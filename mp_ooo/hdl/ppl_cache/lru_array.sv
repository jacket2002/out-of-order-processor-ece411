==> flow/design.v <==
interface mem_itf_w_mask #(
    parameter               CHANNELS = 1,
    parameter               DWIDTH = 32,
    parameter               MWIDTH = DWIDTH / 8
)(
    input   bit             clk,
    input   bit             rst
);
    logic   [31:0]          addr    [CHANNELS];
    logic   [MWIDTH-1:0]    rmask   [CHANNELS];
    logic   [MWIDTH-1:0]    wmask   [CHANNELS];
    logic   [DWIDTH-1:0]    rdata   [CHANNELS];
    logic   [DWIDTH-1:0]    wdata   [CHANNELS];
    logic                   resp    [CHANNELS];
    bit                     error = 1'b0;
    modport dut (
        input               clk,
        input               rst,
        output              addr,
        output              rmask,
        output              wmask,
        input               rdata,
        output              wdata,
        input               resp
    );
    modport mem (
        input               clk,
        input               rst,
        input               addr,
        input               rmask,
        input               wmask,
        output              rdata,
        input               wdata,
        output              resp,
        output              error
    );
    modport mon (
        input               clk,
        input               rst,
        input               addr,
        input               rmask,
        input               wmask,
        input               rdata,
        input               wdata,
        input               resp,
        output              error
    );
endinterface
interface mem_itf_wo_mask #(
    parameter               CHANNELS = 1,
    parameter               DWIDTH = 32
)(
    input   bit             clk,
    input   bit             rst
);
    logic   [31:0]          addr    [CHANNELS];
    logic                   read    [CHANNELS];
    logic                   write   [CHANNELS];
    logic   [DWIDTH-1:0]    rdata   [CHANNELS];
    logic   [DWIDTH-1:0]    wdata   [CHANNELS];
    logic                   resp    [CHANNELS];
    bit                     error = 1'b0;
    modport dut (
        input               clk,
        input               rst,
        output              addr,
        output              read,
        output              write,
        input               rdata,
        output              wdata,
        input               resp
    );
    modport mem (
        input               clk,
        input               rst,
        input               addr,
        input               read,
        input               write,
        output              rdata,
        input               wdata,
        output              resp,
        output              error
    );
    modport mon (
        input               clk,
        input               rst,
        input               addr,
        input               read,
        input               write,
        input               rdata,
        input               wdata,
        input               resp,
        output              error
    );
endinterface
interface mem_itf_banked(
    input   bit             clk,
    input   bit             rst
);
    logic   [31:0]          addr;
    logic                   read;
    logic                   write;
    logic   [63:0]          wdata;
    logic                   ready;
    logic   [31:0]          raddr;
    logic   [63:0]          rdata;
    logic                   rvalid;
    bit                     error = 1'b0;
    modport dut (
        input               clk,
        input               rst,
        output              addr,
        output              read,
        output              write,
        output              wdata,
        input               ready,
        input               raddr,
        input               rdata,
        input               rvalid
    );
    modport mem (
        input               clk,
        input               rst,
        input               addr,
        input               read,
        input               write,
        input               wdata,
        output              ready,
        output              rdata,
        output              raddr,
        output              rvalid,
        output              error
    );
    modport mon (
        input               clk,
        input               rst,
        input               addr,
        input               read,
        input               write,
        input               wdata,
        input               ready,
        input               rdata,
        input               raddr,
        input               rvalid,
        input               error
    );
endinterface
interface mon_itf#(
            parameter       CHANNELS = 1
)(
    input   bit             clk,
    input   bit             rst
);
            logic           valid     [CHANNELS];
            logic   [63:0]  order     [CHANNELS];
            logic   [31:0]  inst      [CHANNELS];
            logic           halt      [CHANNELS];
            logic   [4:0]   rs1_addr  [CHANNELS];
            logic   [4:0]   rs2_addr  [CHANNELS];
            logic   [31:0]  rs1_rdata [CHANNELS];
            logic   [31:0]  rs2_rdata [CHANNELS];
            logic   [4:0]   rd_addr   [CHANNELS];
            logic   [31:0]  rd_wdata  [CHANNELS];
            logic   [4:0]   frd_addr  [CHANNELS];
            logic   [31:0]  frd_wdata [CHANNELS];
            logic   [31:0]  pc_rdata  [CHANNELS];
            logic   [31:0]  pc_wdata  [CHANNELS];
            logic   [31:0]  mem_addr  [CHANNELS];
            logic   [3:0]   mem_rmask [CHANNELS];
            logic   [3:0]   mem_wmask [CHANNELS];
            logic   [31:0]  mem_rdata [CHANNELS];
            logic   [31:0]  mem_wdata [CHANNELS];
            bit             error = 1'b0;
endinterface
module lru_array #(
            parameter               S_INDEX     = 4,
            parameter               WIDTH       = 3
)(
    input   logic                   clk0,
    input   logic                   rst0,
    input   logic                   csb0,
    input   logic                   web0,
    input   logic   [S_INDEX-1:0]   addr0,
    input   logic   [WIDTH-1:0]     din0,
    output  logic   [WIDTH-1:0]     dout0,
    input   logic                   csb1,
    input   logic                   web1,
    input   logic   [S_INDEX-1:0]   addr1,
    input   logic   [WIDTH-1:0]     din1,
    output  logic   [WIDTH-1:0]     dout1
);
            localparam              NUM_SETS    = 2**S_INDEX;
            logic                   web0_reg;
            logic   [S_INDEX-1:0]   addr0_reg;
            logic   [WIDTH-1:0]     din0_reg;
            logic                   web1_reg;
            logic   [S_INDEX-1:0]   addr1_reg;
            logic   [WIDTH-1:0]     din1_reg;
            logic   [WIDTH-1:0]     internal_array [NUM_SETS];
    always_ff @(posedge clk0) begin
        if (rst0) begin
            web0_reg  <= 1'b1;
            addr0_reg <= 'x;
            din0_reg  <= 'x;
            web1_reg  <= 1'b1;
            addr1_reg <= 'x;
            din1_reg  <= 'x;
        end else begin
            if (!csb0) begin
                web0_reg  <= web0;
                addr0_reg <= addr0;
                din0_reg  <= din0;
            end
            if (!csb1) begin
                web1_reg  <= web1;
                addr1_reg <= addr1;
                din1_reg  <= din1;
            end
        end
    end
    always_ff @(posedge clk0) begin
        if (rst0) begin
            for (int i = 0; i < NUM_SETS; i++) begin
                internal_array[i] <= '0;
            end
        end else begin
            if (!web0_reg) begin
                internal_array[addr0_reg] <= din0_reg;
            end
            if (!web1_reg) begin
                internal_array[addr1_reg] <= din1_reg;
            end
        end
    end
    always_comb begin
        dout0 = (!web1_reg && (addr0_reg == addr1_reg)) ? din1_reg : internal_array[addr0_reg];
        dout1 = internal_array[addr1_reg];
    end
endmodule : lru_array
== Tool chain data of lru_array ==
The steps from the RTL of lru_array to its reports follow in flow order.
Lines are those of the file above, counted from 1.
Not given: n/a
Inputs
  top: lru_array
  clock: clk0
  library: sky130hd
  timing corner: tt_025C_1v80

== After elaboration ==
Yosys after proc, flatten, opt, wreduce and memory -nomap, before mapping. Print and check cells are not counted. Equal cells are merged and count once.
Yosys's memory passes give these memory sizes; they may raise the number of words (mostly to a power of two), join words into wider ones and drop unused or constant bits.
Operators by class
  bitwise operators: 0
  magnitude comparators: 0
  add/subtract/negate cells: 0
  shift operators: 0
  divide/modulo/power cells: 0
  multiplexer cells: 24
  reductions and logical operators: 2
  eq/ne operators: 3
  multiply operators: 0
Operators by type and width (number)
  two-way mux 4 bit: 10
  two-way mux 3 bit: 9
  two-way mux 1 bit: 5
  != test 2 bit with constant B: 2
  equality test 4 bit: 1
  logical AND 1 bit: 1
  zero test 1 bit: 1
Storage and ports
  bits in latches: 0
  memory cells: 1
  RAM bits: 48
  input bits: 20
  output and inout bits: 6
  ROM bits: 0
  elaborated cells: 36
  register bits after elaboration: 16
Memories
  internal_array: words 16, bits a word 3, RTL line 199  | logic   [WIDTH-1:0]     internal_array [NUM_SETS];

== Depth ==
Longest topological path by Yosys (ltp), each cell counted once; first at word level (registers and memories cut), then after technology mapping (sequential cells cut; the memories' decode and read muxes count).
Depth
  depth in word-level cells: 3
  ABC_AREA: 0
  gate-level depth with buffers: 6
  mapped depth without buffers: 4

== Mapped cells and area ==
Yosys stat after the flow's synthesis: flattened, memories mapped to cells. It holds for the ABC_AREA given above (unset counts as 0); a run with the other value may have another netlist.
Synthesis totals
  mapped area: 4131.5 um^2
  area of sequential cells: 2062.0 um^2
  cell count: 329
  flip-flop cells: 72
Cell types (number)
  sky130_fd_sc_hd__edfxtp_1: 62
  sky130_fd_sc_hd__mux4_2: 24
  sky130_fd_sc_hd__mux2_2: 35
  sky130_fd_sc_hd__dfxtp_1: 10
  sky130_fd_sc_hd__nand2_1: 48
  sky130_fd_sc_hd__nor2_1: 41
  sky130_fd_sc_hd__o31ai_1: 18
  sky130_fd_sc_hd__mux2i_1: 11
  sky130_fd_sc_hd__mux4_1: 3
  sky130_fd_sc_hd__clkbuf_1: 13
  sky130_fd_sc_hd__o211ai_1: 6
  sky130_fd_sc_hd__or3_1: 6
  sky130_fd_sc_hd__nand3_1: 7
  sky130_fd_sc_hd__nor3_2: 3
  sky130_fd_sc_hd__o21ai_0: 6
  sky130_fd_sc_hd__inv_1: 7
  sky130_fd_sc_hd__o311ai_0: 3
  sky130_fd_sc_hd__buf_6: 2
Other cell types: 17; their cells: 24.

== Timing after synthesis ==
Source: OpenSTA report_checks on the synthesized netlist (no wires, ideal clock, input and output delay 20% of the period each), path of least setup slack; recovery checks are left aside. Register names are those of the netlist, which keeps one name where synthesis merged equal registers.
Timing after synthesis
  path type: flip-flop to output port
  start point: register (name not given)
  end point: output port dout0[0]
  time at the first pin: 0.000 ns
  delay of the path: 1.581 ns
  required time: 3.640 ns
  setup slack: 2.059 ns
  arrival: 1.581 ns
  driving pins on the path: 6
  period: 4.55 ns
  buffers on the path: 1
  synthesis period reached: 2.491 ns
"delay of the path" is the arrival time less input delay plus setup time.
A path that ends at an output port has no setup time.
"driving pins on the path": output pins that drive a net of the path, with the launching flip-flop's if there is one; two outputs of one cell count as two.
"synthesis period reached" is the clock period less the worst setup slack; recovery checks do not enter. This is arithmetic on one report: input and output delays are still those of the set period (20% each).
On the way, after synthesis
  path through: sky130_fd_sc_hd__dfxtp_1 sky130_fd_sc_hd__buf_6 sky130_fd_sc_hd__mux4_1 sky130_fd_sc_hd__mux2i_1 sky130_fd_sc_hd__mux2i_1 sky130_fd_sc_hd__mux2_2
Ends and longest elaborated chain, after synthesis
  end, declared: RTL line 185  | output  logic   [WIDTH-1:0]     dout0,
Chain of elaborated cells between the ends: none given.

== Path in the finished layout ==
Path of least setup slack in the final report of job 1 (OpenROAD, finished layout, wires in). Where an end is a register, its clock arrival counts in the times.
Timing after layout
  path type: flip-flop to output port
  start point: register (name not given)
  end point: output port dout0[0]
  period: 2.99 ns
  time at the first pin: 0.33 ns
  setup slack: 0.33 ns
  required time: 2.39 ns
  arrival: 2.07 ns
  driving pins on the path: 8
  buffers on the path: 3
On the way, after layout
  path through: sky130_fd_sc_hd__dfxtp_4 sky130_fd_sc_hd__buf_8 sky130_fd_sc_hd__buf_12 sky130_fd_sc_hd__mux4_2 sky130_fd_sc_hd__mux2i_1 sky130_fd_sc_hd__mux2i_1 sky130_fd_sc_hd__mux2_4 sky130_fd_sc_hd__buf_6
Ends and longest elaborated chain, after layout
  end, declared: RTL line 185  | output  logic   [WIDTH-1:0]     dout0,
Chain of elaborated cells between the ends: none given.

==> runs of lru_array <==
2 stored runs of lru_array in the flow (synthesis by Yosys, layout by OpenROAD, sky130hd cells), in arbitrary order. Constraints: input delay and output delay 20% of the set period each, output load 0.01 pF.
"achieved clock period (ns)" = clock period - worst setup slack. The figure is calculated, with input and output delays left at 20% of the set period.

Flow files of job 1
==> flow/run.sh <==
#!/bin/bash
# the make line also repeats the synthesis and layout settings of config.mk as NAME=value (left out here)
make -C /OpenROAD-flow-scripts/flow DESIGN_CONFIG=/design/flow/config.mk WORK_HOME=/design/flow/orfs CLKGATE_MAP_FILE= finish
==> flow/config.mk <==
export PLATFORM = sky130hd
export DESIGN_NAME = lru_array
export DESIGN_NICKNAME = lru_array
export VERILOG_FILES = /design/flow/design.v
export SDC_FILE = /design/flow/constraint.sdc
export NUM_CORES = 4
export LEC_CHECK = 0
export CAP_MARGIN = 10
export CORE_ASPECT_RATIO = 0.64
export CORE_MARGIN = 2
export CORE_UTILIZATION = 47
export CTS_CLUSTER_SIZE = 94
export GPL_TIMING_DRIVEN = 0
export MAX_ROUTING_LAYER = met5
export SETUP_SLACK_MARGIN = 0.44
export SLEW_MARGIN = 15
export TNS_END_PERCENT = 30
==> flow/constraint.sdc <==
create_clock -name core_clock -period 2.99 [get_ports {clk0}]
set_input_delay 0.5980 -clock core_clock [delete_from_list [all_inputs] [get_ports {clk0}]]
set_output_delay 0.5980 -clock core_clock [all_outputs]
set_load 0.01 [all_outputs]

report of job 1
yosys chip area after synthesis (um^2): 4131.5
finish__design__die__area: 9575.0
finish__design__instance__area__stdcell: 4978.5
finish__timing__setup__ws: 0.327
finish__timing__setup__tns: 0.000
finish__timing__hold__ws: 0.507
achieved clock period (ns): 2.663

Flow files of job 2
==> flow/run.sh <==
#!/bin/bash
# the make line also repeats the synthesis and layout settings of config.mk as NAME=value (left out here)
make -C /OpenROAD-flow-scripts/flow DESIGN_CONFIG=/design/flow/config.mk WORK_HOME=/design/flow/orfs CLKGATE_MAP_FILE= finish
==> flow/config.mk <==
export PLATFORM = sky130hd
export DESIGN_NAME = lru_array
export DESIGN_NICKNAME = lru_array
export VERILOG_FILES = /design/flow/design.v
export SDC_FILE = /design/flow/constraint.sdc
export NUM_CORES = 4
export LEC_CHECK = 0
export CAP_MARGIN = 20
export CELL_PAD_IN_SITES_DETAIL_PLACEMENT = 2
export CORE_ASPECT_RATIO = 1.79
export CORE_MARGIN = 5
export CORE_UTILIZATION = 36
export CTS_CLUSTER_SIZE = 28
export PLACE_DENSITY_LB_ADDON = 0.19
export SLEW_MARGIN = 20
==> flow/constraint.sdc <==
create_clock -name core_clock -period 1.44 [get_ports {clk0}]
set_input_delay 0.2880 -clock core_clock [delete_from_list [all_inputs] [get_ports {clk0}]]
set_output_delay 0.2880 -clock core_clock [all_outputs]
set_load 0.01 [all_outputs]

report of job 2
yosys chip area after synthesis (um^2): 4131.5
finish__design__die__area: 13810.0
finish__design__instance__area__stdcell: 6505.0
finish__timing__setup__ws: -0.961
finish__timing__setup__tns: -45.294
finish__timing__hold__ws: 0.498
achieved clock period (ns): 2.401
